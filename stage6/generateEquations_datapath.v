==> flow/design.v <==
module generateEquations_datapath(
		input clk,
		input go_reset_data, go_initialize_matrix, go_choose_node, go_check_node_status, go_check_element_type, go_voltage, go_current, go_resistor,
		input go_get_self_data, go_get_other_data, go_compute_1, go_compute_2, go_compute_3, go_compute_4, go_get_next_element,
		output reg data_reset_done, matrix_initialized, loop_done, node_chosen, status_checked, node_valid, type_checked, self_data_got, other_data_got,
		output reg is_voltage, is_current, is_resistor, voltage_done, current_done, resistor_done,
		output reg compute_1_done, compute_2_done, compute_3_done, compute_4_done, next_element_got, end_of_list,
		output reg [4:0] nodeHeads_addr,
		output nodeHeads_wren,
		input [63:0] nodeHeads_out,
		output [4:0] nodeToElement_addr,
		output nodeToElement_wren,
		input [63:0] nodeToElement_out,
		output reg [11:0] matrix_addr_a, matrix_addr_b, 
		output reg [31:0] matrix_data_a, matrix_data_b,
		output reg matrix_wren_a, matrix_wren_b,
		input [31:0] matrix_out_a, matrix_out_b,
		output reg [31:0] adder_data_a,
		output reg [31:0] adder_data_b,
		input [31:0] adder_out,
		output reg [31:0] subtractor_data_a,
		output reg [31:0] subtractor_data_b,
		input [31:0] subtractor_out,
		output reg [31:0] multiplier_data_a,
		output [31:0] multiplier_data_b,
		input [31:0] multiplier_out,
		input [4:0] numElements,
		input [4:0] numNodes,
		input [4:0] ground_node,
		input [4:0] numRefNodes
	);
	assign nodeHeads_wren = 0;
	assign nodeToElement_wren = 0;
	wire [4:0] numColumns, numRows;
	assign numColumns = numRefNodes + 1;
	assign numRows = numRefNodes;
	reg [4:0] x_counter, y_counter;
	reg [11:0] pos_counter;
	reg [3:0] add_sub_cd;
	reg [3:0] multiply_cd;
	reg [4:0] curr_search_addr;
	assign nodeToElement_addr = curr_search_addr;	
	wire [4:0] next_search_addr;
	assign next_search_addr = nodeToElement_out[62:58];
	wire [1:0] element_type;
	assign element_type = nodeToElement_out[33:32];
	wire [31:0] element_value;
	assign element_value = nodeToElement_out[31:0];
	assign multiplier_data_b = element_value;
	wire [31:0] volt_diff;
	assign volt_diff = nodeHeads_out[31:0];
	reg [31:0] self_volt_diff, other_volt_diff;
	wire [4:0] eqn_index;
	assign eqn_index = nodeHeads_out[41:37];
	reg [4:0] self_eqn_index, other_eqn_index;
	reg [31:0] self_curr_offset, other_curr_offset;
	reg ram_delay;
	always @(posedge clk) begin: datapath
		if (go_reset_data) begin
			matrix_initialized = 0;
			node_chosen = 0;
			loop_done = 0;
			status_checked = 0;
			node_valid = 0;
			type_checked = 0;
			self_data_got = 0;
			other_data_got = 0;
			compute_1_done = 0;
			compute_2_done = 0;
			compute_3_done = 0;
			compute_4_done = 0;
			next_element_got = 0;
			end_of_list = 0;
			is_voltage = 0;
			is_current = 0;
			is_resistor = 0;
			voltage_done = 0;
			current_done = 0;
			resistor_done = 0;
			curr_search_addr = 0;
			self_volt_diff = 0;
			other_volt_diff = 0;
			self_eqn_index = 0;
			other_eqn_index = 0;
			self_curr_offset = 0;
			other_curr_offset = 0;
			nodeHeads_addr = 0;
			matrix_addr_a = 0;
			matrix_addr_b = 0;
			matrix_data_a = 0;
			matrix_data_b = 0;
			matrix_wren_a = 0;
			matrix_wren_b = 0;
			x_counter = 0;
			y_counter = 0;
			pos_counter = 0;
			add_sub_cd = 0;
			multiply_cd = 0;
			ram_delay <= 0;
			data_reset_done = 1;
		end
		else begin
			data_reset_done = 0;
		end
		if (~matrix_initialized & go_initialize_matrix) begin
			matrix_addr_a = pos_counter;
			matrix_data_a = pos_counter ? 0 : 32'b00111111100000000000000000000000;
			matrix_wren_a = 1;
			if (x_counter == numColumns) begin
				x_counter = 0;
				y_counter = y_counter + 1;
			end
			if (y_counter == numRows) begin
				y_counter = 0;
				matrix_wren_a = 0;
				matrix_initialized = 1;
			end
			pos_counter = pos_counter + 1;
			x_counter = x_counter + 1;
		end
		if (~loop_done & ~node_chosen & go_choose_node) begin
			matrix_initialized = 0;
			x_counter = 0;
			y_counter = 0;
			pos_counter = 0;
			status_checked = 0;
			end_of_list = 0;
			nodeHeads_addr = nodeHeads_addr + 1;
			node_chosen = 1;
			if (!nodeHeads_addr) begin
				loop_done = 1;
			end
		end
		if (~status_checked & go_check_node_status) begin
			node_chosen = 0;
			ram_delay <= ram_delay + 1;
			if (&ram_delay) begin
				node_valid = nodeHeads_out[63] & (|eqn_index);  
				curr_search_addr = nodeHeads_out[46:42];
				status_checked = 1;
				ram_delay <= 0;
			end
		end
		if (~type_checked & go_check_element_type) begin
			status_checked = 0;
			next_element_got = 0;
			ram_delay <= ram_delay + 1;
			if (&ram_delay) begin
				if (element_type == 2'b00) begin
					is_voltage = 1;
				end
				else if (element_type == 2'b01) begin
					is_current = 1;
					matrix_addr_a = numColumns * (eqn_index + 1) - 1;  
					matrix_wren_a = 0;
				end
				else if (element_type == 2'b10) begin
					is_resistor = 1;
				end
				type_checked = 1;
				ram_delay <= 0;
			end
		end
		if (~voltage_done & go_voltage) begin
			type_checked = 0;
			is_voltage = 0;
			voltage_done = 1;
		end
		if (~current_done & go_current) begin
			type_checked = 0;
			is_current = 0;
			ram_delay <= ram_delay + 1;
			if (&ram_delay) begin
				adder_data_a = matrix_out_a;
				adder_data_b = element_value;
				subtractor_data_a = matrix_out_a;
				subtractor_data_b = element_value;
				add_sub_cd = add_sub_cd + 1;
				if (!add_sub_cd) begin
					matrix_data_a = nodeToElement_out[44] ? adder_out : subtractor_out;
					matrix_wren_a = 1;
					current_done = 1;
					ram_delay <= 0;
				end
			end
		end
		if (~self_data_got & go_get_self_data) begin
			type_checked = 0;
			is_resistor = 0;
			self_volt_diff = volt_diff;
			self_eqn_index = eqn_index;
			matrix_addr_a = self_eqn_index * (numColumns + 1);  
			matrix_wren_a = 0;
			nodeHeads_addr = nodeToElement_out[43:39];
			self_data_got = 1;
		end
		if (~other_data_got & go_get_other_data) begin
			self_data_got = 0;
			ram_delay <= ram_delay + 1;
			if (&ram_delay) begin
				other_volt_diff = volt_diff;
				other_eqn_index = eqn_index;
				matrix_addr_b = self_eqn_index * numColumns + other_eqn_index;  
				matrix_wren_b = 0;
				nodeHeads_addr = nodeToElement_out[38:34];
				other_data_got = 1;
				ram_delay <= 0;
			end
		end
		if (~compute_1_done & go_compute_1) begin
			other_data_got = 0;
			ram_delay <= ram_delay + 1;
			multiplier_data_a = self_volt_diff;
			if (&ram_delay) begin
				adder_data_a = matrix_out_a;
				adder_data_b = element_value;
				subtractor_data_a = matrix_out_b;
				subtractor_data_b = element_value;
				add_sub_cd = add_sub_cd + 1;
				if (!add_sub_cd) begin
					self_curr_offset = multiplier_out;
					multiplier_data_a = other_volt_diff;
					if (matrix_addr_a != matrix_addr_b) begin
						matrix_data_a = adder_out;
						matrix_wren_a = 1;
						matrix_data_b = subtractor_out;
						matrix_wren_b = 1;
					end
					ram_delay <= 0;
					compute_1_done = 1;
				end
			end
		end
		if (~compute_2_done & go_compute_2) begin
			compute_1_done = 0;
			matrix_wren_a = 0;
			matrix_wren_b = 0;
			matrix_addr_a = numColumns * (self_eqn_index + 1) - 1;  
			multiply_cd = multiply_cd + 1;
			if (!multiply_cd) begin
				other_curr_offset = multiplier_out;
				compute_2_done = 1;
			end
		end
		if (~compute_3_done & go_compute_3) begin
			compute_2_done = 0;
			subtractor_data_a = matrix_out_a;
			subtractor_data_b = self_curr_offset;
			add_sub_cd = add_sub_cd + 1;
			if (!add_sub_cd) begin
				adder_data_a = subtractor_out;
				adder_data_b = other_curr_offset;
				compute_3_done = 1;
			end
		end
		if (~compute_4_done & go_compute_4) begin
			compute_3_done = 0;
			add_sub_cd = add_sub_cd + 1;
			if (!add_sub_cd) begin
				matrix_data_a = adder_out;
				matrix_wren_a = 1;
				compute_4_done = 1;
			end
		end
		if (~resistor_done & go_resistor) begin
			compute_4_done = 0;
			matrix_wren_a = 0;
			resistor_done = 1;
		end
		if (~end_of_list & ~next_element_got & go_get_next_element) begin
			voltage_done = 0;
			current_done = 0;
			resistor_done = 0;
			if (nodeToElement_out[63]) begin
				end_of_list = 1;
			end
			else begin
				curr_search_addr = next_search_addr;
				next_element_got = 1;
			end
		end
	end
endmodule
# [Reports on generateEquations_datapath]
# The steps from the RTL of generateEquations_datapath to its reports follow in flow order.
# Line numbers count from 1 in the design file above.
# Library cell names are shortened.
# A cell with -- has no value.
[inputs] top_module="generateEquations_datapath" clock_port="clk" lib="sky130hd" corner="tt_025C_1v80"

# [Elaborated design]
# Counts by Yosys on the flattened word-level netlist (proc, flatten, opt, wreduce; memories kept). Register bits leave out memories and registers merged into their read ports (data or address). Print and check cells are left out. Cells with the same type and inputs are merged into one.
[word_totals] output_inout_bits=315 memories=0 latchBits=0 ram_bits=0 inputBits=324 clocked_rd_ports_x_width=0 regBits=445 mem_bits_ro=0 word_cells=316
[classes] n_div=0 cmp=0 mux=201 n_eq=5 add_sub_neg=17 bitwise=33 shift=0 reduce_logical=11 multipliers=4
[ops] op="32-bit two-way mux" count=53
[ops] op="5-bit by 6-bit multiplier with 11-bit output" count=3
[ops] op="12-bit two-way mux" count=13
[ops] op="5-bit two-way mux" count=21
[ops] op="1-bit two-way mux" count=104
[ops] op="5-bit by 5-bit multiplier with 10-bit output" count=1
[ops] op="4-bit two-way mux" count=9
[ops] op="30-bit two-way mux" count=1
[ops] op="11-bit by 1-bit subtractor with 12-bit output (second input constant)" count=2
[ops] op="4-bit by 1-bit adder with 4-bit output (second input constant)" count=5
[ops] op="4-bit zero test" count=5
[ops] op="5-bit by 1-bit adder with 5-bit output (second input constant)" count=4
[ops] op="5-bit by 1-bit adder with 6-bit output (second input constant)" count=3
[ops] op="1-bit bitwise AND" count=17
[ops] op="1-bit inverter" count=16
[ops] op="12-bit by 1-bit adder with 12-bit output (second input constant)" count=1
[ops] op="12-bit != test" count=1
[ops] op="12-bit nonzero test" count=1
[ops] op="10-bit by 5-bit adder with 11-bit output" count=1
[ops] op="5-bit == test" count=2
[ops] op="6-bit nonzero test" count=1
[ops] op="5-bit zero test" count=1
[ops] op="5-bit OR reduction" count=1
[ops] op="3-bit OR reduction" count=1
[ops] op="2-bit by 1-bit == test with 1-bit output (second input constant)" count=1
[ops] op="2-bit == test (second input constant)" count=1
[ops] op="2-bit zero test" count=1
[ops] op="1-bit adder (second input constant)" count=1

# [Depth]
# Longest topological path by Yosys (ltp), each cell counted once; first at word level (registers and memories cut), then after technology mapping (sequential cells cut; the memories' decode and read muxes count).
[logic_depth] ltp_word=22 ABC_AREA=0 ltp_mapped=28 mapped_depth_nobuf=24

# [Mapped cells and area]
# The flow's flattened synthesis, as Yosys stat reports it; memories are mapped. The netlist is that of the ABC_AREA named above (0 if unset); the other value can give another one.
# Totals and module areas in this step are rounded.
[synth_totals] seq_area_um2=9559 cell_count=2743 flip_flops=445 yosys_area_um2=23790 buffers=209
[by_type] cell="dfxtp_1" count=380 area_total_um2=7.61E+03
[by_type] cell="edfxtp_1" count=65 area_total_um2=1.95E+03
[by_type] cell="nand2_1" count=495 area_total_um2=1.86E+03
[by_type] cell="ha_1" count=103 area_total_um2=1.29E+03
[by_type] cell="mux2_2" count=100 area_total_um2=1126.08
[by_type] cell="fa_1" count=56 area_total_um2=1.12E+03
[by_type] cell="o21ai_0" count=169 area_total_um2=845.811
[by_type] cell="nor2_1" count=196 area_total_um2=735.706
[by_type] cell="nand3_1" count=133 area_total_um2=665.638
[by_type] cell="clkbuf_1" count=140 area_total_um2=525.504
[by_type] cell="a21oi_1" count=92 area_total_um2=460.442
[by_type] cell="inv_1" count=107 area_total_um2=401.635
[by_type] cell="nor2b_1" count=64 area_total_um2=400.384
[by_type] cell="xnor2_1" count=40 area_total_um2=350.336
[by_type] cell="o21a_1" count=41 area_total_um2=307.795
[by_type] cell="a22o_1" count=35 area_total_um2=306.544
[by_type] cell="xor2_1" count=31 area_total_um2=271.51
[by_type] cell="buf_4" count=35 area_total_um2=262.752
# Not listed: further types 65, cells in them 461.

# [Worst setup path after synthesis]
# Source: OpenSTA report_checks on the synthesized netlist (no wires, ideal clock, input and output delay 20% of the period each), path of least setup slack; recovery checks are left aside. Register names are those of the netlist, which keeps one name where synthesis merged equal registers.
[synth_timing] path_type="input to register" from="in go_reset_data" to="reg matrix_data_b[10]" path_slack_ns=0.634 in_delay_ns=1.706 launch_ns=1.706 required_time_ns=8.409 n_path_buf=5 delay_ns=6.190 arrival_ns=7.775 driving_pins=25 period_ns=8.53 setup_ns=0.121 synth_period_reached_ns=7.896
# "delay_ns" is the arrival time less input delay plus setup time.
# "driving_pins": output pins that drive a net of the path, with the launching flip-flop's if there is one; two outputs of one cell count as two.
# "synth_period_reached_ns" = period - worst setup slack (recovery checks aside). The figure is calculated, with input and output delays left at 20% of the set period.
# Between the ends stands the longest chain of elaborated cells between them, by number of cells; it is not shown to be the way that was timed. Of several equally long chains one is given.
# A line is the first line of the expression or statement that the cell stems from. Yosys adds cells for indexed reads and writes and turns some case tables into memories.
[synth_between] cell_sequence="buf_2 > nand2b_1 > nand2_1 > buf_2 > clkbuf_1 > buf_1 > nand3_1 > a21boi_1 > nor2_1 > fa_1 > inv_1 > fa_1 > inv_1 > fa_1 > ha_1 > nor2b_1 > o31a_1 > o21a_1 > or3_1 > a32o_1 > xnor2_1 > or4_4 > o21ai_1 > buf_2 > mux2_2" elab_chain_len=14 cone_cells=45 cone_lines=18 classes_between="3 x add/sub; 1 x mul; 1 x eq/ne; 27 x mux; 12 x logic; 1 x reduce/logical"
[synth_rtl] element="from (decl)" line=3
[synth_rtl] element="1-bit two-way mux" line=59 text="if (go_reset_data) begin"
[synth_rtl] element="1-bit inverter" line=105 text="if (~matrix_initialized & go_initialize_matrix) begin"
[synth_rtl] element="1-bit bitwise AND" line=105
[synth_rtl] element="12-bit two-way mux" line=105
[synth_rtl] element="12-bit two-way mux" line=152 text="else if (element_type == 2'b01) begin"
[synth_rtl] element="12-bit two-way mux" line=149 text="if (element_type == 2'b00) begin"
[synth_rtl] element="12-bit two-way mux" line=148 text="if (&ram_delay) begin"
[synth_rtl] element="12-bit two-way mux" line=144 text="if (~type_checked & go_check_element_type) begin"
[synth_rtl] element="12-bit two-way mux" line=187 text="if (~self_data_got & go_get_self_data) begin"
[synth_rtl] element="12-bit != test" line=223 text="if (matrix_addr_a != matrix_addr_b) begin"
[synth_rtl] element="32-bit two-way mux" line=223
[synth_rtl] element="32-bit two-way mux" line=220 text="if (!add_sub_cd) begin"
[synth_rtl] element="32-bit two-way mux" line=214 text="if (&ram_delay) begin"
[synth_rtl] element="32-bit two-way mux" line=210 text="if (~compute_1_done & go_compute_1) begin"
[synth_rtl] element="to (assign)" line=91 text="matrix_data_b = 0;"
[synth_rtl] element="to (assign)" line=226 text="matrix_data_b = subtractor_out;"
[synth_rtl] element="to (decl)" line=15 text="output reg [31:0] matrix_data_a, matrix_data_b,"

# [Path in the finished layout]
# From the final timing report of flow run A: the path of least setup slack in the routed layout; clock arrival at registers is part of the times.
[layout_timing] path_type="input to register" from="in go_reset_data" to="reg matrix_data_a[30]" launch_ns=1.29 setup_ns=0.07 in_delay_ns=1.29 period_ns=6.46 driving_pins=22 n_path_buf=3 path_slack_ns=0.08 arrival_ns=6.91 required_time_ns=6.98
# Between the ends stands the longest chain of elaborated cells between them, by number of cells; it is not shown to be the way that was timed. Of several equally long chains one is given.
# At most two assigning lines are given for a register; there are more.
[layout_between] cell_sequence="buf_4 > nand2b_4 > and2_4 > buf_4 > a21boi_4 > nor2_2 > fa_1 > inv_1 > fa_1 > inv_1 > fa_1 > ha_4 > nor2b_4 > o31a_1 > o21a_1 > or3_1 > a32o_2 > xnor2_1 > or4_4 > or4b_4 > clkbuf_16 > a32oi_1" elab_chain_len=16 cone_cells=64 cone_lines=24 classes_between="5 x add/sub; 1 x mul; 1 x eq/ne; 38 x mux; 16 x logic; 3 x reduce/logical"
[layout_rtl] element="from (decl)" line=3
[layout_rtl] element="1-bit two-way mux" line=59 text="if (go_reset_data) begin"
[layout_rtl] element="1-bit inverter" line=105 text="if (~matrix_initialized & go_initialize_matrix) begin"
[layout_rtl] element="1-bit bitwise AND" line=105
[layout_rtl] element="12-bit two-way mux" line=105
[layout_rtl] element="12-bit two-way mux" line=152 text="else if (element_type == 2'b01) begin"
[layout_rtl] element="12-bit two-way mux" line=149 text="if (element_type == 2'b00) begin"
[layout_rtl] element="12-bit two-way mux" line=148 text="if (&ram_delay) begin"
[layout_rtl] element="(+2 left out)"
[layout_rtl] element="12-bit != test" line=223 text="if (matrix_addr_a != matrix_addr_b) begin"
[layout_rtl] element="32-bit two-way mux" line=223
[layout_rtl] element="32-bit two-way mux" line=220 text="if (!add_sub_cd) begin"
[layout_rtl] element="32-bit two-way mux" line=214 text="if (&ram_delay) begin"
[layout_rtl] element="32-bit two-way mux" line=210 text="if (~compute_1_done & go_compute_1) begin"
[layout_rtl] element="32-bit two-way mux" line=259 text="if (!add_sub_cd) begin"
[layout_rtl] element="32-bit two-way mux" line=256 text="if (~compute_4_done & go_compute_4) begin"
[layout_rtl] element="to (assign)" line=224 text="matrix_data_a = adder_out;"
[layout_rtl] element="to (assign)" line=260 text="matrix_data_a = adder_out;"
[layout_rtl] element="to (decl)" line=15 text="output reg [31:0] matrix_data_a, matrix_data_b,"

Appendix: measured runs

Measured data: module generateEquations_datapath, platform sky130hd, 2 stored runs of the flow under differing settings, order arbitrary. Input and output delays are each 20% of the period that was set; the output load is 0.01 pF.
"clock_period_reached_ns" means the clock period less the worst setup slack. The figure is calculated, with input and output delays left at 20% of the set period.
"critical_path_time_ns" = time allowed to the worst setup path (clock period - input delay - output delay, where it has them) - its slack; a late launch clock adds to it, a late capture clock takes from it.
By "totalPower_uw" is meant OpenSTA's value without simulated activity: inputs other than the clock are taken to toggle once in ten clock periods, and the tool carries that through the logic.
The measured numbers are rounded.

[flow] flow run A: files
==> flow/run.sh <==
#!/bin/bash
# the make line also repeats the synthesis and layout settings of config.mk as NAME=value (left out here)
make -C /OpenROAD-flow-scripts/flow DESIGN_CONFIG=/design/flow/config.mk WORK_HOME=/design/flow/orfs CLKGATE_MAP_FILE= finish
==> flow/config.mk <==
export PLATFORM = sky130hd
export DESIGN_NAME = generateEquations_datapath
export DESIGN_NICKNAME = generateEquations_datapath
export VERILOG_FILES = /design/flow/design.v
export SDC_FILE = /design/flow/constraint.sdc
export NUM_CORES = 4
export LEC_CHECK = 0
export CAP_MARGIN = 20
export CORE_MARGIN = 2
export CORE_UTILIZATION = 40
export SLEW_MARGIN = 20
==> flow/constraint.sdc <==
create_clock -name core_clock -period 6.46 [get_ports {clk}]
set_input_delay 1.2920 -clock core_clock [delete_from_list [all_inputs] [get_ports {clk}]]
set_output_delay 1.2920 -clock core_clock [all_outputs]
set_load 0.01 [all_outputs]

[flow] flow run A: metrics
[metrics] die_um2 = 61430
[metrics] final_cell_area_um2 = 33760
[metrics] clock_period_reached_ns = 6.385
[metrics] final_hold_ws_ns = 0.466
[metrics] totalPower_uw = 10860
[metrics] setup_worst_slack_ns = 0.075
[metrics] critical_path_time_ns = 5.09
[metrics] critical_path_type = input to register
[metrics] post_synth_area_um2 = 23790
[metrics] fin_tns_ns = 0.000

[flow] flow run B: files
==> flow/run.sh <==
#!/bin/bash
# the make line also repeats the synthesis and layout settings of config.mk as NAME=value (left out here)
make -C /OpenROAD-flow-scripts/flow DESIGN_CONFIG=/design/flow/config.mk WORK_HOME=/design/flow/orfs CLKGATE_MAP_FILE= finish
==> flow/config.mk <==
export PLATFORM = sky130hd
export DESIGN_NAME = generateEquations_datapath
export DESIGN_NICKNAME = generateEquations_datapath
export VERILOG_FILES = /design/flow/design.v
export SDC_FILE = /design/flow/constraint.sdc
export NUM_CORES = 4
export LEC_CHECK = 0
export CAP_MARGIN = 20
export CELL_PAD_IN_SITES_GLOBAL_PLACEMENT = 1
export CORE_MARGIN = 2
export CORE_UTILIZATION = 28
export GPL_ROUTABILITY_DRIVEN = 1
export GPL_TIMING_DRIVEN = 0
export HOLD_SLACK_MARGIN = 0.04
export PLACE_DENSITY = 0.84
export SETUP_SLACK_MARGIN = -0.75
export SLEW_MARGIN = 25
==> flow/constraint.sdc <==
create_clock -name core_clock -period 13.7 [get_ports {clk}]
set_input_delay 2.7400 -clock core_clock [delete_from_list [all_inputs] [get_ports {clk}]]
set_output_delay 2.7400 -clock core_clock [all_outputs]
set_load 0.01 [all_outputs]

[flow] flow run B: metrics
[metrics] die_um2 = 87290
[metrics] final_cell_area_um2 = 32970
[metrics] clock_period_reached_ns = 11.247
[metrics] final_hold_ws_ns = 0.467
[metrics] totalPower_uw = 5079
[metrics] setup_worst_slack_ns = 2.453
[metrics] critical_path_time_ns = 8.51
[metrics] critical_path_type = input to register
[metrics] post_synth_area_um2 = 23790
[metrics] fin_tns_ns = 0.000
