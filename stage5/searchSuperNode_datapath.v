==> flow/design.v <==
module searchSuperNode_datapath(
		input clk,
		input go_reset_data, go_to_next_node, go_check_node_status, go_register_reference_node, go_check_element_type,
		input go_store_element_addr, go_update_voltage_difference, begin_search_new_node, go_to_next_element, go_backtrace_dfs, go_backtrace_curr_search_addr,
		output reg data_reset_done, loop_done, next_node_reached, node_checked, node_valid, reference_node_registered,
		output reg is_voltage, type_checked, current_element_addr_stored, voltage_difference_updated, new_node_search_began,
		output reg next_element_reached, end_of_list_reached, whole_dfs_done, backtrace_done, backtrace_curr_search_addr_done,
		output reg [4:0] nodeHeads_addr,
		output reg [63:0] nodeHeads_data,
		output reg nodeHeads_wren,
		input [63:0] nodeHeads_out,
		output [4:0] nodeToElement_addr,
		output reg [63:0] nodeToElement_data,
		output reg nodeToElement_wren,
		input [63:0] nodeToElement_out,
		output reg [4:0] refNodes_addr,
		output reg [4:0] refNodes_data,
		output reg refNodes_wren,
		input [4:0] refNodes_out,
		output reg [31:0] adder_data_a,
		output reg [31:0] adder_data_b,
		input [31:0] adder_out,
		output reg [31:0] subtractor_data_a,
		output reg [31:0] subtractor_data_b,
		input [31:0] subtractor_out,
		input [4:0] numElements,
		input [4:0] numNodes,
		input [4:0] ground_node,
		output [4:0] numRefNodes
	);
	assign numRefNodes = refNodes_addr + 1;
	reg [31:0] reference_set;
	reg [3:0] add_sub_cd;
	reg [4:0] nodeHeads_loop_index;
	reg [4:0] curr_search_addr;
	assign nodeToElement_addr = curr_search_addr;	
	wire [4:0] next_search_addr;
	assign next_search_addr = nodeToElement_out[62:58];
	wire [1:0] element_type;
	assign element_type = nodeToElement_out[33:32];
	reg ram_delay;
	reg [4:0] dfs_index;
	reg [4:0] dfs_addresses [0:4];
	reg [31:0] volt_diff [0:31];
	integer i;
	initial begin
		for (i = 0; i < 5; i = i + 1) begin
			dfs_addresses[i] = 0;
		end
		for (i = 0; i < 32; i = i + 1) begin
			volt_diff[i] = 0;
		end
	end
	always @(posedge clk) begin: datapath
		if (go_reset_data) begin
			loop_done = 0;
			next_node_reached = 0;
			node_checked = 0;
			node_valid = 0;
			reference_node_registered = 0;
			is_voltage = 0;
			type_checked = 0;
			current_element_addr_stored = 0;
			voltage_difference_updated = 0;
			new_node_search_began = 0;
			next_element_reached = 0;
			end_of_list_reached = 0;
			whole_dfs_done = 0;
			backtrace_done = 0;
			backtrace_curr_search_addr_done = 0;
			nodeHeads_addr = 0;
			nodeHeads_data = 0;
			nodeHeads_wren = 0;
			nodeToElement_data = 0;
			nodeToElement_wren = 0;
			refNodes_addr = 5'b11111;
			refNodes_data = 0;
			refNodes_wren = 0;
			reference_set = 0;
			dfs_index = 0;
			add_sub_cd = 0;
			nodeHeads_loop_index = ground_node;
			curr_search_addr = 0;
			ram_delay = 0;
			data_reset_done = 1;
		end
		else begin
			data_reset_done = 0;
		end
		if (~loop_done & ~next_node_reached & go_to_next_node) begin
			node_checked = 0;
			whole_dfs_done = 0;
			nodeHeads_addr = nodeHeads_loop_index;
			nodeHeads_wren = 0;
			next_node_reached = 1;
			nodeHeads_loop_index = nodeHeads_loop_index + 1;
			if (nodeHeads_loop_index == ground_node) begin
				loop_done = 1;
			end
		end
		if (~node_checked & go_check_node_status) begin
			next_node_reached = 0;
			ram_delay = ram_delay + 1;
			if (!ram_delay) begin
				node_valid = nodeHeads_out[63] & ~reference_set[nodeHeads_addr];
				node_checked = 1;
			end
		end
		if (~reference_node_registered & go_register_reference_node) begin
			node_checked = 0;
			refNodes_addr = refNodes_addr + 1;
			refNodes_data = nodeHeads_addr;
			refNodes_wren = 1;
			nodeHeads_data = nodeHeads_out;
			nodeHeads_data[41:37] = refNodes_addr;   
			nodeHeads_data[36:32] = nodeHeads_addr;  
			nodeHeads_data[31:0] = 0;  
			nodeHeads_wren = 1;
			dfs_index = 0;
			dfs_addresses[dfs_index] = nodeHeads_addr;
			volt_diff[nodeHeads_addr] = 0;
			reference_set[nodeHeads_addr] = 1;
			curr_search_addr = nodeHeads_out[46:42];   
			reference_node_registered = 1;
		end
		if (~type_checked & go_check_element_type) begin
			reference_node_registered = 0;
			new_node_search_began = 0;
			next_element_reached = 0;
			refNodes_wren = 0;
			nodeHeads_wren = 0;
			ram_delay = ram_delay + 1;
			if (!ram_delay) begin
				is_voltage = !element_type & ~reference_set[nodeToElement_out[43:39]];
				type_checked = 1;
			end
		end
		if (~current_element_addr_stored & go_store_element_addr) begin
			type_checked = 0;
			nodeHeads_data = nodeHeads_out;
			nodeHeads_data[51:47] = curr_search_addr;
			nodeHeads_wren = 1;
			current_element_addr_stored = 1;
		end
		if (~voltage_difference_updated & go_update_voltage_difference) begin
			current_element_addr_stored = 0;
			nodeHeads_addr = nodeToElement_out[43:39];   
			nodeHeads_wren = 0;
			adder_data_a = volt_diff[nodeToElement_out[38:34]];   
			adder_data_b = nodeToElement_out[31:0];  
			subtractor_data_a = volt_diff[nodeToElement_out[38:34]];
			subtractor_data_b = nodeToElement_out[31:0];
			volt_diff[nodeToElement_out[43:39]] = nodeToElement_out[44] ? subtractor_out : adder_out;
			add_sub_cd = add_sub_cd + 1;
			if (!add_sub_cd) begin
				nodeHeads_data = nodeHeads_out;
				nodeHeads_data[41:37] = refNodes_addr;   
				nodeHeads_data[36:32] = refNodes_out;    
				nodeHeads_data[31:0] = volt_diff[nodeToElement_out[43:39]];
				nodeHeads_wren = 1;
				reference_set[nodeHeads_addr] = 1;  
				dfs_index = dfs_index + 1;
				dfs_addresses[dfs_index] = nodeHeads_addr;
				voltage_difference_updated = 1;
			end
		end
		if (~new_node_search_began & begin_search_new_node) begin
			voltage_difference_updated = 0;
			nodeHeads_wren = 0;
			curr_search_addr = nodeHeads_out[46:42];
			new_node_search_began = 1;
		end
		if (~end_of_list_reached & ~next_element_reached & go_to_next_element) begin
			type_checked = 0;
			backtrace_curr_search_addr_done = 0;
			ram_delay = ram_delay + 1;
			if (!ram_delay) begin
				if (nodeToElement_out[63]) begin
					end_of_list_reached = 1;
				end
				else begin
					curr_search_addr = next_search_addr;
					next_element_reached = 1;
				end
			end
		end
		if (~whole_dfs_done & ~backtrace_done & go_backtrace_dfs) begin
			end_of_list_reached = 0;
			if (!dfs_index) begin
				whole_dfs_done = 1;
			end
			else begin
				dfs_index = dfs_index - 1;
				nodeHeads_addr = dfs_addresses[dfs_index];
				nodeHeads_wren = 0;
				backtrace_done = 1;
			end
		end
		if (~backtrace_curr_search_addr_done & go_backtrace_curr_search_addr) begin
			backtrace_done = 0;
			ram_delay = ram_delay + 1;
			if (!ram_delay) begin
				curr_search_addr = nodeHeads_out[51:47];
				backtrace_curr_search_addr_done = 1;
			end
		end
	end
endmodule
Step by step through the tools: searchSuperNode_datapath
Tool output for the design above, in the order of the flow.
Line numbers count from 1 in the design file above.
Operators carry their Yosys type and port widths (W data, S select, Z words).
Library cell names are shortened.
{"block": "inputs", "top": "searchSuperNode_datapath", "clock_port": "clk", "library": "sky130hd", "corner": "tt_025C_1v80"}

Word-level counts
Yosys after proc, flatten, opt, wreduce and memory -nomap, before mapping. Print and check cells are not counted. Equal cells are merged and count once.
{"block": "classes", "n_reduce_logical": 74, "n_logic": 36, "n_addsub": 12, "equal": 102, "muxes": 257, "mul": 0, "n_shift": 4, "n_div": 0, "n_cmp": 0}
{"block": "ops", "cell": "$pmux W32 S2", "n": 64}
{"block": "ops", "cell": "$mux W32", "n": 71}
{"block": "ops", "cell": "$pmux W32 S32", "n": 2}
{"block": "ops", "cell": "$reduce_or A31 Y1", "n": 64}
{"block": "ops", "cell": "$eq A5 B5 Y1 const B", "n": 48}
{"block": "ops", "cell": "$mux W5", "n": 46}
{"block": "ops", "cell": "$mux W64", "n": 2}
{"block": "ops", "cell": "$eq A5 B4 Y1 const B", "n": 24}
{"block": "ops", "cell": "$mux W1", "n": 65}
{"block": "ops", "cell": "$shift A1 B6 Y32 const A", "n": 2}
{"block": "ops", "cell": "$and A32 B32 Y32", "n": 2}
{"block": "ops", "cell": "$or A32 B32 Y32", "n": 2}
{"block": "ops", "cell": "$shiftx A32 B5 Y1", "n": 2}
{"block": "ops", "cell": "$not A32 Y32", "n": 2}
{"block": "ops", "cell": "$eq A5 B3 Y1 const B", "n": 12}
{"block": "ops", "cell": "$mux W47", "n": 1}
{"block": "ops", "cell": "$mux W22", "n": 2}
{"block": "ops", "cell": "$eq A5 B2 Y1 const B", "n": 6}
{"block": "ops", "cell": "$pmux W5 S5", "n": 1}
{"block": "ops", "cell": "$add A5 B1 Y5 const B", "n": 4}
{"block": "ops", "cell": "$logic_not A5 Y1", "n": 4}
{"block": "ops", "cell": "$and A1 B1 Y1", "n": 15}
{"block": "ops", "cell": "$not A1 Y1", "n": 15}
{"block": "ops", "cell": "$eq A5 B1 Y1 const B", "n": 3}
{"block": "ops", "cell": "$eq A3 B2 Y1 const B", "n": 4}
{"block": "ops", "cell": "$neg A5 Y6", "n": 2}
{"block": "ops", "cell": "$mux W12", "n": 1}
{"block": "ops", "cell": "$mux W4", "n": 2}
Other operator kinds: 11; their cells: 17.
{"block": "word_totals", "reg_bits": 1262, "mem_count": 0, "clocked_rd_ports_x_width": 0, "latchBits": 0, "rom_bits": 0, "input_bits": 224, "word_cells": 552, "ram_bits": 0, "output_inout_bits": 300}

Depth
Longest topological path by Yosys (ltp), each cell counted once; first at word level (registers and memories cut), then after technology mapping (sequential cells cut; the memories' decode and read muxes count).
{"block": "depth", "ltp_word": 16, "ABC_AREA": 1, "depth_mapped": 29, "depth_no_buf": 25}

Netlist
Source: synth_stat.txt of the flow (Yosys; design flattened, memories mapped). It holds for the ABC_AREA given above (unset counts as 0); a run with the other value may have another netlist.
{"block": "synth_totals", "ff_cells": 1262, "mapped_cells": 12419, "sequential_area_um2": 25954.9, "synth_area_um2": 74893.1, "buffers": 1076}
{"block": "types", "cell": "dfxtp_1", "n": 1193, "type_area_um2": 2.39E+04}
{"block": "types", "cell": "nand2_1", "n": 5140, "type_area_um2": 1.93E+04}
{"block": "types", "cell": "o21ai_0", "n": 1435, "type_area_um2": 7.18E+03}
{"block": "types", "cell": "nand3_1", "n": 1073, "type_area_um2": 5370.15}
{"block": "types", "cell": "nor2_1", "n": 806, "type_area_um2": 3.03E+03}
{"block": "types", "cell": "o22ai_1", "n": 399, "type_area_um2": 2.5E+03}
{"block": "types", "cell": "clkbuf_1", "n": 617, "type_area_um2": 2.32E+03}
{"block": "types", "cell": "edfxtp_1", "n": 69, "type_area_um2": 2.07E+03}
{"block": "types", "cell": "inv_1", "n": 362, "type_area_um2": 1.36E+03}
{"block": "types", "cell": "a21oi_1", "n": 214, "type_area_um2": 1.07E+03}
{"block": "types", "cell": "buf_2", "n": 211, "type_area_um2": 1.06E+03}
{"block": "types", "cell": "buf_4", "n": 139, "type_area_um2": 1.04E+03}
{"block": "types", "cell": "a31oi_1", "n": 162, "type_area_um2": 1.01E+03}
{"block": "types", "cell": "nand4_1", "n": 107, "type_area_um2": 669.392}
{"block": "types", "cell": "buf_1", "n": 106, "type_area_um2": 397.882}
{"block": "types", "cell": "nor3_1", "n": 62, "type_area_um2": 310.298}
{"block": "types", "cell": "ha_1", "n": 23, "type_area_um2": 287.776}
{"block": "types", "cell": "o211ai_1", "n": 37, "type_area_um2": 277.766}
Not listed: further types 34, cells in them 264.

Timing after synthesis
OpenSTA on the mapped netlist: ideal clock, no wires. The path of least setup slack (recovery checks aside). Input and output delay are each 20% of the period. Register names are those of the netlist, which keeps one name where synthesis merged equal registers.
{"block": "synth_timing", "kind": "input to register", "start": "in go_reset_data", "end": "reg subtractor_data_a[0]", "setup_ps": 453, "path_slack_ps": 3087, "launch_ps": 1772, "t_arrival_ps": 5320, "path_buffers": 7, "input_delay_ps": 1772, "required_ps": 8407, "path_delay_ps": 4001, "tclk_ps": 8860, "stages": 11, "synth_period_reached_ps": 5773}
"path_delay_ps" = arrival - input delay + setup time.
"stages" counts driving pins, that of a launching flip-flop among them; a cell with two outputs on the path counts twice.
"synth_period_reached_ps" is the clock period less the worst setup slack; recovery checks do not enter. This is arithmetic on one report: input and output delays are still those of the set period (20% each).
The rows between start and end are the longest chain of elaborated cells between them; the timing report does not say that the signal goes this way. Where chains are equally long, one stands for them.
A line is the first line of the expression or statement that the cell stems from. Yosys adds cells for indexed reads and writes and turns some case tables into memories.
Only ways into the end's enable, where the timed path ends, are counted here.
{"block": "synth_between", "cell_sequence": "buf_4 inv_4 buf_4 clkbuf_1 nand2_1 nand2_1 inv_1 clkbuf_1 clkbuf_1 clkbuf_1 clkbuf_1", "elab_chain_len": 3, "cells_between": 3, "lines_between": 2, "classes_between": "mux: 1; logic: 2"}
{"block": "synth_rtl", "item": "start: declaration", "line_no": 3, "rtl": "input go_reset_data, go_to_next_node, go_check_node_status, go_register_reference_node, go_check_element_type,"}
{"block": "synth_rtl", "item": "$mux W1", "line_no": 55, "rtl": "if (go_reset_data) begin"}
{"block": "synth_rtl", "item": "$not A1 Y1", "line_no": 145, "rtl": "if (~voltage_difference_updated & go_update_voltage_difference) begin"}
{"block": "synth_rtl", "item": "$and A1 B1 Y1", "line_no": 145}
{"block": "synth_rtl", "item": "end: assignment", "line_no": 151, "rtl": "subtractor_data_a = volt_diff[nodeToElement_out[38:34]];"}
{"block": "synth_rtl", "item": "end: declaration", "line_no": 23, "rtl": "output reg [31:0] subtractor_data_a,"}

Path in the finished layout
Path of least setup slack in the final report of entry A (OpenROAD, finished layout, wires in). Where an end is a register, its clock arrival counts in the times.
The path's times are printed in steps of 10 ps; the period is the one set.
{"block": "layout_timing", "kind": "input to register", "start": "in go_reset_data", "end": "reg subtractor_data_a[11]", "launch_ps": 1240, "tclk_ps": 6220, "stages": 22, "setup_ps": 260, "path_slack_ps": 680, "input_delay_ps": 1240, "t_arrival_ps": 6120, "path_buffers": 3, "required_ps": 6790}
The rows between start and end are the longest chain of elaborated cells between them; the timing report does not say that the signal goes this way. Where chains are equally long, one stands for them.
Ways into the end's enable are left out, as the timed path ends at the data pin.
{"block": "layout_between", "cell_sequence": "clkdlybuf4s50_1 inv_4 nand2_1 nand3_2 nand2_1 nand2_1 nand2_1 nor2_1 ha_1 inv_1 nand2_1 nor2_2 nand2_1 nor2_4 nand2_2 buf_12 nand2_1 o22ai_1 nor2_1 nand4_1 nand3b_1 buf_4", "elab_chain_len": 10, "cells_between": 141, "classes_between": "eq/ne: 31; mux: 71; logic: 6; reduce/logical: 33"}
{"block": "layout_rtl", "item": "start: declaration", "line_no": 3, "rtl": "input go_reset_data, go_to_next_node, go_check_node_status, go_register_reference_node, go_check_element_type,"}
{"block": "layout_rtl", "item": "$mux W1", "line_no": 55, "rtl": "if (go_reset_data) begin"}
{"block": "layout_rtl", "item": "$not A1 Y1", "line_no": 90, "rtl": "if (~loop_done & ~next_node_reached & go_to_next_node) begin"}
{"block": "layout_rtl", "item": "$and A1 B1 Y1 x2", "line_no": 90}
{"block": "layout_rtl", "item": "$mux W5", "line_no": 90}
{"block": "layout_rtl", "item": "$eq A5 B5 Y1", "line_no": 121, "rtl": "volt_diff[nodeHeads_addr] = 0;"}
{"block": "layout_rtl", "item": "$reduce_or A31 Y1"}
{"block": "layout_rtl", "item": "$pmux W32 S2", "line_no": 121}
{"block": "layout_rtl", "item": "$mux W32", "line_no": 109, "rtl": "if (~reference_node_registered & go_register_reference_node) begin"}
{"block": "layout_rtl", "item": "$pmux W32 S32", "line_no": 151, "rtl": "subtractor_data_a = volt_diff[nodeToElement_out[38:34]];"}
{"block": "layout_rtl", "item": "end: assignment", "line_no": 151}
{"block": "layout_rtl", "item": "end: declaration", "line_no": 23, "rtl": "output reg [31:0] subtractor_data_a,"}

## Implementation results

Top module searchSuperNode_datapath; platform sky130hd; tools Yosys and OpenROAD; 2 stored runs in no particular order. Input and output delays are each 20% of the period that was set; the output load is 0.01 pF.
By "fin_power_mw" is meant OpenSTA's value without simulated activity: inputs other than the clock are taken to toggle once in ten clock periods, and the tool carries that through the logic.

Entry A
==> flow/run.sh <==
#!/bin/bash
# the make line also repeats the synthesis and layout settings of config.mk as NAME=value (left out here)
make -C /OpenROAD-flow-scripts/flow DESIGN_CONFIG=/design/flow/config.mk WORK_HOME=/design/flow/orfs CLKGATE_MAP_FILE= finish
==> flow/config.mk <==
export PLATFORM = sky130hd
export DESIGN_NAME = searchSuperNode_datapath
export DESIGN_NICKNAME = searchSuperNode_datapath
export VERILOG_FILES = /design/flow/design.v
export SDC_FILE = /design/flow/constraint.sdc
export NUM_CORES = 4
export LEC_CHECK = 0
export ABC_AREA = 1
export CAP_MARGIN = 20
export CORE_ASPECT_RATIO = 1.57
export CORE_MARGIN = 6
export CORE_UTILIZATION = 23
export PLACE_DENSITY_LB_ADDON = 0.25
export SETUP_SLACK_MARGIN = -0.31
export SLEW_MARGIN = 20
export TNS_END_PERCENT = 30
==> flow/constraint.sdc <==
create_clock -name core_clock -period 6.22 [get_ports {clk}]
set_input_delay 1.2440 -clock core_clock [delete_from_list [all_inputs] [get_ports {clk}]]
set_output_delay 1.2440 -clock core_clock [all_outputs]
set_load 0.01 [all_outputs]

==> results of entry A, as JSON <==
{
  "setup_ws_ps": 677,
  "fin_power_mw": 33.001,
  "total_die_area_um2": 339811.0,
  "setup_tns_ps": 0,
  "stdcell_area_um2": 91266.3,
  "post_synth_area_um2": 74893.1,
  "hold_worst_slack_ps": 450,
  "utilization_pct": 28.2
}

Entry B
==> flow/run.sh <==
#!/bin/bash
# the make line also repeats the synthesis and layout settings of config.mk as NAME=value (left out here)
make -C /OpenROAD-flow-scripts/flow DESIGN_CONFIG=/design/flow/config.mk WORK_HOME=/design/flow/orfs CLKGATE_MAP_FILE= finish
==> flow/config.mk <==
export PLATFORM = sky130hd
export DESIGN_NAME = searchSuperNode_datapath
export DESIGN_NICKNAME = searchSuperNode_datapath
export VERILOG_FILES = /design/flow/design.v
export SDC_FILE = /design/flow/constraint.sdc
export NUM_CORES = 4
export LEC_CHECK = 0
export CAP_MARGIN = 20
export CORE_MARGIN = 2
export CORE_UTILIZATION = 54
export GPL_TIMING_DRIVEN = 1
export PLACE_DENSITY_LB_ADDON = 0.03
export SLEW_MARGIN = 20
==> flow/constraint.sdc <==
create_clock -name core_clock -period 4.43 [get_ports {clk}]
set_input_delay 0.8860 -clock core_clock [delete_from_list [all_inputs] [get_ports {clk}]]
set_output_delay 0.8860 -clock core_clock [all_outputs]
set_load 0.01 [all_outputs]

==> results of entry B, as JSON <==
{
  "outcome": "did not finish, routing stopped with GRT-0116"
}
